==> flow/design.v <==
module uniformRV32 ( RST, CLK, Y );
  input   CLK;
  input   RST;
  parameter SEED = 32'h0F0F0F0F;
  output reg [31:0]  Y;
  reg  [31:0] next;
  always@* begin
    next[31] = Y[30];
    next[30] = Y[29];
    next[29] = Y[28];
    next[28] = Y[27];
    next[27] = Y[26];
    next[26] = Y[25];
    next[25] = Y[24];
    next[24] = Y[23];
    next[23] = Y[22];
    next[22] = Y[21];
    next[21] = Y[20];
    next[20] = Y[19];
    next[19] = Y[18];
    next[18] = Y[17];
    next[17] = Y[16];
    next[16] = Y[15];
    next[15] = Y[14];
    next[14] = Y[13];
    next[13] = Y[12];
    next[12] = Y[11];
    next[11] = Y[10];
    next[10] = Y[9];
    next[9] = Y[8];
    next[8] = Y[7];
    next[7] = Y[6];
    next[6] = Y[5];
    next[5] = Y[4];
    next[4] = Y[3];
    next[3] = Y[2];
    next[2] = Y[1];
    next[1] = Y[0];
    next[0] = Y[31]^Y[21]^Y[1]^Y[0];
  end
  always@(posedge CLK or posedge RST) begin
    if (RST) begin
      Y <= SEED;
    end 
	 else begin
      Y <= next;
    end
  end
endmodule
Tool chain data of uniformRV32
What the tools print for uniformRV32, step after step.
Line numbers count from 1 in the design file above.
{ "setup": {"design": "uniformRV32", "clock": "CLK", "library": "sky130hd", "pvt_corner": "tt_025C_1v80"} }

Word level
Source: Yosys, flattened and elaborated, memories not mapped. Widths are those after wreduce; folded enables and synchronous resets count as part of the registers. Registers that Yosys merges into a memory's read port (data or address) are not register bits. Print and check cells do not count. Equal cells are merged and count once.
{ "bits": {"out_inout_bits": 32, "reg_bits": 32} }
{ "op_classes": {"n_logic": 3} }
{ "ops": {"columns": ["op", "n"], "rows": [
  ["bitwise XOR 1 bit", 3]
]} }

Logic depth
Depth = most cells in a row (Yosys ltp): at word level without a register or memory, in the mapped netlist without a sequential cell, where the memories' decode and read muxes count.
{ "depth": {"depth_word": 3, "abc_area": 0, "ltp_mapped": 2, "depth_no_buf": 2} }

After synthesis
Yosys stat after the flow's synthesis: flattened, memories mapped to cells. It holds for the ABC_AREA given above (unset counts as 0); a run with the other value may have another netlist.
{ "by_type": {"columns": ["type", "n", "type_area_um2"], "rows": [
  ["sky130_fd_sc_hd__dfstp_2", 16, 420.403],
  ["sky130_fd_sc_hd__dfrtp_1", 16, 400.384],
  ["sky130_fd_sc_hd__buf_4", 31, 232.723],
  ["sky130_fd_sc_hd__xnor2_1", 2, 17.517],
  ["sky130_fd_sc_hd__xor2_1", 1, 8.758],
  ["sky130_fd_sc_hd__inv_1", 1, 3.754]
]} }
{ "synth_totals": {"cells": 67, "buf_cells": 31, "sequential_area_um2": 820.8, "synth_area_um2": 1083.5, "ff_cells": 32} }

Worst setup path after synthesis
OpenSTA on the mapped netlist: ideal clock, no wires. The path of least setup slack (recovery checks aside). Input and output delay are each 20% of the period. Register names are those of the netlist, which keeps one name where synthesis merged equal registers.
{ "synth_timing": {"kind": "register -> output", "start": "register Y[0]", "end": "output port Y[0]", "period_ns": 1.3, "path_stages": 2, "delay_ns": 0.633, "arrival_ns": 0.633, "n_path_buf": 1, "t_required_ns": 1.040, "path_slack_ns": 0.407, "synth_period_reached_ns": 0.893} }
"delay_ns" is the arrival time less input delay plus setup time.
A path that ends at an output port has no setup time.
"path_stages" counts driving pins, that of a launching flip-flop among them; a cell with two outputs on the path counts twice.
"synth_period_reached_ns" = period - worst setup slack (recovery checks aside). The figure is calculated, with input and output delays left at 20% of the set period.
{ "synth_between": {"path_cell_list": "sky130_fd_sc_hd__dfstp_2 > sky130_fd_sc_hd__buf_4", "elab_chain_len": 0, "cone_cells": 0} }
{ "synth_lines": {"columns": ["element", "line_no", "source"], "rows": [
  ["start, declared", 5, "output reg [31:0]  Y;"],
  ["start, assigned", 43, "Y <= SEED;"],
  ["start, assigned", 46, "Y <= next;"],
  ["end, declared", 5, null]
]} }

Path in the finished layout
From the final timing report of record 1: the path of least setup slack in the routed layout; clock arrival at registers is part of the times.
{ "layout_timing": {"kind": "register -> output", "start": "register Y[0]", "end": "output port Y[0]", "t_required_ns": 1.26, "arrival_ns": 0.99, "n_path_buf": 1, "path_slack_ns": 0.28, "path_stages": 2, "period_ns": 1.58} }
{ "layout_between": {"path_cell_list": "sky130_fd_sc_hd__dfstp_2 > sky130_fd_sc_hd__clkbuf_2", "elab_chain_len": 0, "cone_cells": 0} }
{ "layout_lines": {"columns": ["element", "line_no", "source"], "rows": [
  ["start, declared", 5, "output reg [31:0]  Y;"],
  ["start, assigned", 43, "Y <= SEED;"],
  ["start, assigned", 46, "Y <= next;"],
  ["end, declared", 5, null]
]} }

==> results <==
2 stored runs of uniformRV32 in the flow (synthesis by Yosys, layout by OpenROAD, sky130hd cells), in arbitrary order. Constraints: input delay and output delay 20% of the set period each, output load 0.01 pF.
By "timing.achieved_period_ns" is meant the clock period of the run minus its worst setup slack. This is arithmetic on one report: input and output delays are still those of the set period (20% each).

Record 1
==> flow/run.sh <==
#!/bin/bash
# the make line also repeats the synthesis and layout settings of config.mk as NAME=value (left out here)
make -C /OpenROAD-flow-scripts/flow DESIGN_CONFIG=/design/flow/config.mk WORK_HOME=/design/flow/orfs CLKGATE_MAP_FILE= finish
==> flow/config.mk <==
export PLATFORM = sky130hd
export DESIGN_NAME = uniformRV32
export DESIGN_NICKNAME = uniformRV32
export VERILOG_FILES = /design/flow/design.v
export SDC_FILE = /design/flow/constraint.sdc
export NUM_CORES = 4
export LEC_CHECK = 0
export CAP_MARGIN = 35
export CORE_MARGIN = 5
export CORE_UTILIZATION = 31
export GPL_ROUTABILITY_DRIVEN = 1
export MIN_ROUTING_LAYER = met2
export PLACE_DENSITY = 0.92
export SETUP_SLACK_MARGIN = 0.23
export SLEW_MARGIN = 20
==> flow/constraint.sdc <==
create_clock -name core_clock -period 1.58 [get_ports {CLK}]
set_input_delay 0.3160 -clock core_clock [delete_from_list [all_inputs] [get_ports {CLK}]]
set_output_delay 0.3160 -clock core_clock [all_outputs]
set_load 0.01 [all_outputs]

==> results of record 1, as JSON <==
{
  "final_util_pct": 42.6,
  "worstSetupSlack_ns": 0.275,
  "die_footprint_um2": 4777.6,
  "timing.achieved_period_ns": 1.305,
  "synthesis_area_um2": 1083.5,
  "post_route_stdcell_area_um2": 1431.4
}

Record 2
==> flow/run.sh <==
#!/bin/bash
# the make line also repeats the synthesis and layout settings of config.mk as NAME=value (left out here)
make -C /OpenROAD-flow-scripts/flow DESIGN_CONFIG=/design/flow/config.mk WORK_HOME=/design/flow/orfs CLKGATE_MAP_FILE= finish
==> flow/config.mk <==
export PLATFORM = sky130hd
export DESIGN_NAME = uniformRV32
export DESIGN_NICKNAME = uniformRV32
export VERILOG_FILES = /design/flow/design.v
export SDC_FILE = /design/flow/constraint.sdc
export NUM_CORES = 4
export LEC_CHECK = 0
export CAP_MARGIN = 20
export CELL_PAD_IN_SITES_GLOBAL_PLACEMENT = 0
export CORE_MARGIN = 2
export CORE_UTILIZATION = 36
export GPL_ROUTABILITY_DRIVEN = 0
export HOLD_SLACK_MARGIN = 0.13
export PLACE_DENSITY_LB_ADDON = 0.02
export SLEW_MARGIN = 20
export TNS_END_PERCENT = 90
==> flow/constraint.sdc <==
create_clock -name core_clock -period 0.85 [get_ports {CLK}]
set_input_delay 0.1700 -clock core_clock [delete_from_list [all_inputs] [get_ports {CLK}]]
set_output_delay 0.1700 -clock core_clock [all_outputs]
set_load 0.01 [all_outputs]

==> results of record 2, as JSON <==
{
  "final_util_pct": 50.5,
  "worstSetupSlack_ns": -0.287,
  "die_footprint_um2": 3464.5,
  "timing.achieved_period_ns": 1.137,
  "synthesis_area_um2": 1083.5,
  "post_route_stdcell_area_um2": 1417.6
}
